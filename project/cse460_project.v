==> flow/design.v <==
module cse460_project(clk,a,b,c,opcode,zf,cf,sf);
input [4:1]a,b ;
input [3:1]opcode;
input clk;
reg [2:1]temp; 
reg cartemp; 
reg [3:1]bc; 
output reg [4:1]c;
output reg sf,cf,zf;
parameter v0=3'b000,v1=3'b001,v2=3'b010,v3=3'b011,v4=3'b100,v5=3'b101; 
always @(posedge clk)
 begin
        if (opcode==v0) 
        begin
        bc=v1;
        temp=2'b00;
        cartemp=0;
        end
        if (opcode==v1) 
        begin
         if(bc==v1) 
          begin
           c=4'b0000; 
           sf=0;
           cf=0;
           zf=0;
           c[1]=a[1]^b[1];
           bc=v2;
          end
         else begin
                if(bc==v2) 
                        begin
                           c[2]=a[2]^b[2];
                           bc=v3;
                        end
                else 
                begin
                        if(bc==v3) 
                          begin
                           c[3]=a[3]^b[3];
                           bc=v4;
                          end
                        else
                                begin
                                        if(bc==v4) 
                                          begin
                                           c[4]=a[4]^b[4];
                                           bc=v0; 
                                           if(c==4'b0000) 
                                                zf=1;
                                           if (c[4]==1) 
                                                sf=1;
                                          end
                                end
                end
         end
        end
        if (opcode==v2) 
        begin
         if(bc==v1) 
          begin
           c=4'b0000; 
           sf=0;
           cf=0;
           zf=0;
           temp=a[1]+b[1];
           c[1]=temp[1];
           cartemp=temp[2];
           bc=v2;
          end
         else begin
                if(bc==v2) 
                        begin
                           temp=a[2]+b[2]+cartemp;
                           c[2]=temp[1];
                           cartemp=temp[2];
                           bc=v3;
                        end
                else 
                begin
                        if(bc==v3) 
                          begin
                           temp=a[3]+b[3]+cartemp;
                           c[3]=temp[1];
                           cartemp=temp[2];
                           bc=v4;
                          end
                        else
                                begin
                                        if(bc==v4) 
                                          begin
                                           temp=a[4]+b[4]+cartemp;
                                           c[4]=temp[1];
                                           cartemp=temp[2];
                                           bc=v0;
                                           if(c==4'b0000) 
                                                zf=1;
                                           if (cartemp==1) 
                                            cf=1;
                                           if (c[4]==1) 
                                                sf=1;
                                          end
                                end
                end
         end
        end
        if (opcode==v3) 
        begin
         if(bc==v1) 
          begin
           c=4'b0000; 
           sf=0;
           cf=0;
           zf=0;
           if ((a[1]^b[1])==1) 
                begin
                        c[1]=1'b0;
                end
                else
                 begin
                        c[1]=1'b1;
             end
           bc=v2;
          end
         else begin
                if(bc==v2) 
                        begin
                           if ((a[2]^b[2])==1)
                                begin
                                        c[2]=1'b0;
                                end
                           else
                                 begin
                                        c[2]=1'b1;
                                 end
                           bc=v3;
                        end
                else 
                begin
                        if(bc==v3) 
                          begin
                           if ((a[3]^b[3])==1)    
                                begin
                                        c[3]=1'b0;
                                end
                           else
                                 begin
                                        c[3]=1'b1;
                                 end
                           bc=v4;
                          end
                        else
                                begin
                                        if(bc==v4) 
                                          begin
                                           if ((a[4]^b[4])==1)
                                                begin
                                                        c[4]=1'b0;
                                                end
                                           else
                                                 begin
                                                        c[4]=1'b1;
                                                 end
                                           bc=v0; 
                                           if(c==4'b0000) 
                                                zf=1;
                                           if (c[4]==1) 
                                                sf=1;
                                          end
                                end
                end
         end
        end
        if (opcode==v4) 
        begin
         if(bc==v1) 
          begin
           c=4'b0000; 
           sf=0;
           cf=0;
           zf=0;
           temp=a[1]-b[1];
           c[1]=temp[1];
           cartemp=temp[2];
           bc=v2;
          end
         else begin
                if(bc==v2) 
                        begin
                           temp=a[2]-b[2]-cartemp;
                           c[2]=temp[1];
                           cartemp=temp[2];
                           bc=v3;
                        end
                else 
                begin
                        if(bc==v3) 
                          begin
                           temp=a[3]-b[3]-cartemp;
                           c[3]=temp[1];
                           cartemp=temp[2];
                           bc=v4;
                          end
                        else
                                begin
                                        if(bc==v4) 
                                          begin
                                           temp=a[4]-b[4]-cartemp;
                                           c[4]=temp[1];
                                           cartemp=temp[2];
                                           bc=v0;
                                           if(c==4'b0000) 
                                                zf=1;
                                           if (cartemp==1) 
                                            cf=1;
                                           if (c[4]==1) 
                                                sf=1;
                                          end
                                end
                end
         end
        end
 end
endmodule
==> Reports on cse460_project <==
The steps from the RTL of cse460_project to its reports follow in flow order.
Lines are those of the file above, counted from 1.
Operators: Yosys type, input widths -> output width; for muxes data width and select width s.
Cell names lack the library's common part.
{ "setup": {"top": "cse460_project", "clock_port": "clk", "lib": "sky130hd", "lib_corner": "tt_025C_1v80"} }

==> Word-level counts <==
Source: Yosys, flattened and elaborated, memories not mapped. Widths are those after wreduce; folded enables and synchronous resets count as part of the registers. Registers that Yosys merges into a memory's read port (data or address) are not register bits. Print and check cells do not count.
{ "word_totals": {"regBits": 11} }
{ "classes": {"addsub": 14, "eq_ne": 24, "muxes": 137, "logic": 8, "reduce_logical": 5} }
{ "op_table": {"columns": ["cell", "n"], "rows": [
  ["$mux 1", 104],
  ["$mux 3", 25],
  ["$eq 3x2->1 const B", 10],
  ["$logic_not 4->1", 4],
  ["$mux 4", 4],
  ["$eq 3x1->1 const B", 5],
  ["$eq 3x3->1 const B", 5],
  ["$add 1x1->2", 4],
  ["$sub 1x1->2", 4],
  ["$xor 1x1->1", 8],
  ["$mux 2", 4],
  ["$add 2x1->2", 3],
  ["$sub 2x1->2", 3],
  ["$eq 1x1->1 const B", 4],
  ["$logic_not 3->1", 1]
]} }

==> Logic depth <==
Depth = most cells in a row (Yosys ltp): at word level without a register or memory, in the mapped netlist without a sequential cell, where the memories' decode and read muxes count.
{ "logic_depth": {"ltp_word": 33, "abc_area": 0, "depth_mapped": 14, "mapped_depth_nobuf": 13} }

==> Netlist <==
Source: synth_stat.txt of the flow (Yosys; design flattened, memories mapped). It holds for the ABC_AREA given above (unset counts as 0); a run with the other value may have another netlist.
Totals and module areas in this step are rounded.
{ "by_type": {"columns": ["cell_type", "n"], "rows": [
  ["dfxtp_1", 14],
  ["fa_1", 6],
  ["a21oi_1", 19],
  ["nand2_1", 25],
  ["o21ai_0", 15],
  ["nor2_1", 16],
  ["nand2b_1", 8],
  ["xor2_1", 5],
  ["buf_2", 8],
  ["nor3b_2", 3],
  ["or3b_1", 4],
  ["inv_1", 9],
  ["nor2b_1", 5],
  ["a211oi_1", 4],
  ["a21o_1", 4],
  ["nand3_1", 6],
  ["a22o_1", 3],
  ["ha_1", 2]
]} }
Other cell types: 41; their cells: 71.
{ "synth_totals": {"stdcells": 227, "area_um2": 1670, "ffs": 14} }

==> Path before layout <==
OpenSTA on the mapped netlist: ideal clock, no wires. The path of least setup slack (recovery checks aside). Input and output delay are each 20% of the period. Register names are those of the netlist, which keeps one name where synthesis merged equal registers.
{ "synth_path": {"path_type": "in2reg", "startpoint": "input opcode[1]", "endpoint": "register cartemp", "clock_period_ns": 3.15, "in_delay_ns": 0.630, "setup_ns": 0.070, "launch_ns": 0.630, "t_arrival_ns": 3.112, "setup_slack_ns": -0.032, "delay_ns": 2.552, "driving_pins": 14, "synth_period_reached_ns": 3.182} }
"delay_ns" = arrival - input delay + setup time.
"driving_pins" counts driving pins, that of a launching flip-flop among them; a cell with two outputs on the path counts twice.
"synth_period_reached_ns" is the clock period less the worst setup slack; recovery checks do not enter. This is arithmetic on one report: input and output delays are still those of the set period (20% each).
The rows between start and end are the longest chain of elaborated cells between them; the timing report does not say that the signal goes this way. Where chains are equally long, one stands for them.
Each line given opens the expression or statement behind the cell; cells for indexed reads and writes are added by Yosys, which also makes memories of some case tables.
A register here has more assigning lines than the two given.
{ "synth_via": {"cell_sequence": "buf_2 > or3_1 > nand2_1 > fa_1 > or3b_1 > a21oi_1 > or4_4 > a21o_1 > fa_1 > nor2_1 > o21bai_1 > a22o_1 > a211oi_1 > a21oi_1", "elab_chain_cells": 26, "cone_cells": 54, "cone_lines": 27, "cone_classes": "add/sub: 6; eq/ne: 20; mux: 27; reduce/logical: 1"} }
{ "synth_rtl": {"columns": ["element", "line", "source"], "rows": [
  ["start: declaration", 3, "input [3:1]opcode;"],
  ["$logic_not 3->1", 13, "if (opcode==v0)"],
  ["$mux 3", 13, null],
  ["$eq 3x3->1", 45, "if(bc==v4)"],
  ["$mux 3", 45, null],
  ["$mux 3", 38, "if(bc==v3)"],
  ["$mux 3", 31, "if(bc==v2)"],
  ["$mux 3", 21, "if(bc==v1)"],
  ["(+12 left out)", null, null],
  ["$mux 3", 107, "if (opcode==v3)"],
  ["$eq 3x3->1", 206, "if(bc==v4)"],
  ["$mux 1", 206, null],
  ["$mux 1", 197, "if(bc==v3)"],
  ["$mux 1", 188, "if(bc==v2)"],
  ["$mux 1", 176, "if(bc==v1)"],
  ["$mux 1", 174, "if (opcode==v4)"],
  ["end: assignment", 184, "cartemp=temp[2];"],
  ["end: assignment", 192, "cartemp=temp[2];"],
  ["end: declaration", 6, "reg cartemp;"]
]} }

cse460_project: 2 stored runs of the Yosys and OpenROAD flow on sky130hd. The settings differ; the order carries no meaning. The constraints put input and output delay at 20% of the set period each and load the outputs with 0.01 pF.

Run 1
==> flow/run.sh <==
#!/bin/bash
# the make line also repeats the synthesis and layout settings of config.mk as NAME=value (left out here)
make -C /OpenROAD-flow-scripts/flow DESIGN_CONFIG=/design/flow/config.mk WORK_HOME=/design/flow/orfs CLKGATE_MAP_FILE= finish
==> flow/config.mk <==
export PLATFORM = sky130hd
export DESIGN_NAME = cse460_project
export DESIGN_NICKNAME = cse460_project
export VERILOG_FILES = /design/flow/design.v
export SDC_FILE = /design/flow/constraint.sdc
export NUM_CORES = 4
export LEC_CHECK = 0
export CAP_MARGIN = 30
export CELL_PAD_IN_SITES_GLOBAL_PLACEMENT = 2
export CORE_ASPECT_RATIO = 0.59
export CORE_MARGIN = 2
export CORE_UTILIZATION = 56
export PLACE_DENSITY_LB_ADDON = 0.12
export SETUP_SLACK_MARGIN = 0.38
export SLEW_MARGIN = 10
==> flow/constraint.sdc <==
create_clock -name core_clock -period 2.36 [get_ports {clk}]
set_input_delay 0.4720 -clock core_clock [delete_from_list [all_inputs] [get_ports {clk}]]
set_output_delay 0.4720 -clock core_clock [all_outputs]
set_load 0.01 [all_outputs]

==> results of run 1, as JSON <==
{
  "outcome": "no results, placement failed with FLW-0024"
}

Run 2
==> flow/run.sh <==
#!/bin/bash
# the make line also repeats the synthesis and layout settings of config.mk as NAME=value (left out here)
make -C /OpenROAD-flow-scripts/flow DESIGN_CONFIG=/design/flow/config.mk WORK_HOME=/design/flow/orfs CLKGATE_MAP_FILE= finish
==> flow/config.mk <==
export PLATFORM = sky130hd
export DESIGN_NAME = cse460_project
export DESIGN_NICKNAME = cse460_project
export VERILOG_FILES = /design/flow/design.v
export SDC_FILE = /design/flow/constraint.sdc
export NUM_CORES = 4
export LEC_CHECK = 0
export ABC_AREA = 1
export CAP_MARGIN = 20
export CELL_PAD_IN_SITES_DETAIL_PLACEMENT = 0
export CELL_PAD_IN_SITES_GLOBAL_PLACEMENT = 2
export CORE_MARGIN = 10
export CORE_UTILIZATION = 59
export CTS_CLUSTER_DIAMETER = 54
export GPL_ROUTABILITY_DRIVEN = 0
export PLACE_DENSITY_LB_ADDON = 0.2
export SETUP_SLACK_MARGIN = 0.78
export SLEW_MARGIN = 20
export TNS_END_PERCENT = 50
==> flow/constraint.sdc <==
create_clock -name core_clock -period 2.74 [get_ports {clk}]
set_input_delay 0.5480 -clock core_clock [delete_from_list [all_inputs] [get_ports {clk}]]
set_output_delay 0.5480 -clock core_clock [all_outputs]
set_load 0.01 [all_outputs]

==> results of run 2, as JSON <==
{
  "outcome": "no results, placement failed with FLW-0024"
}
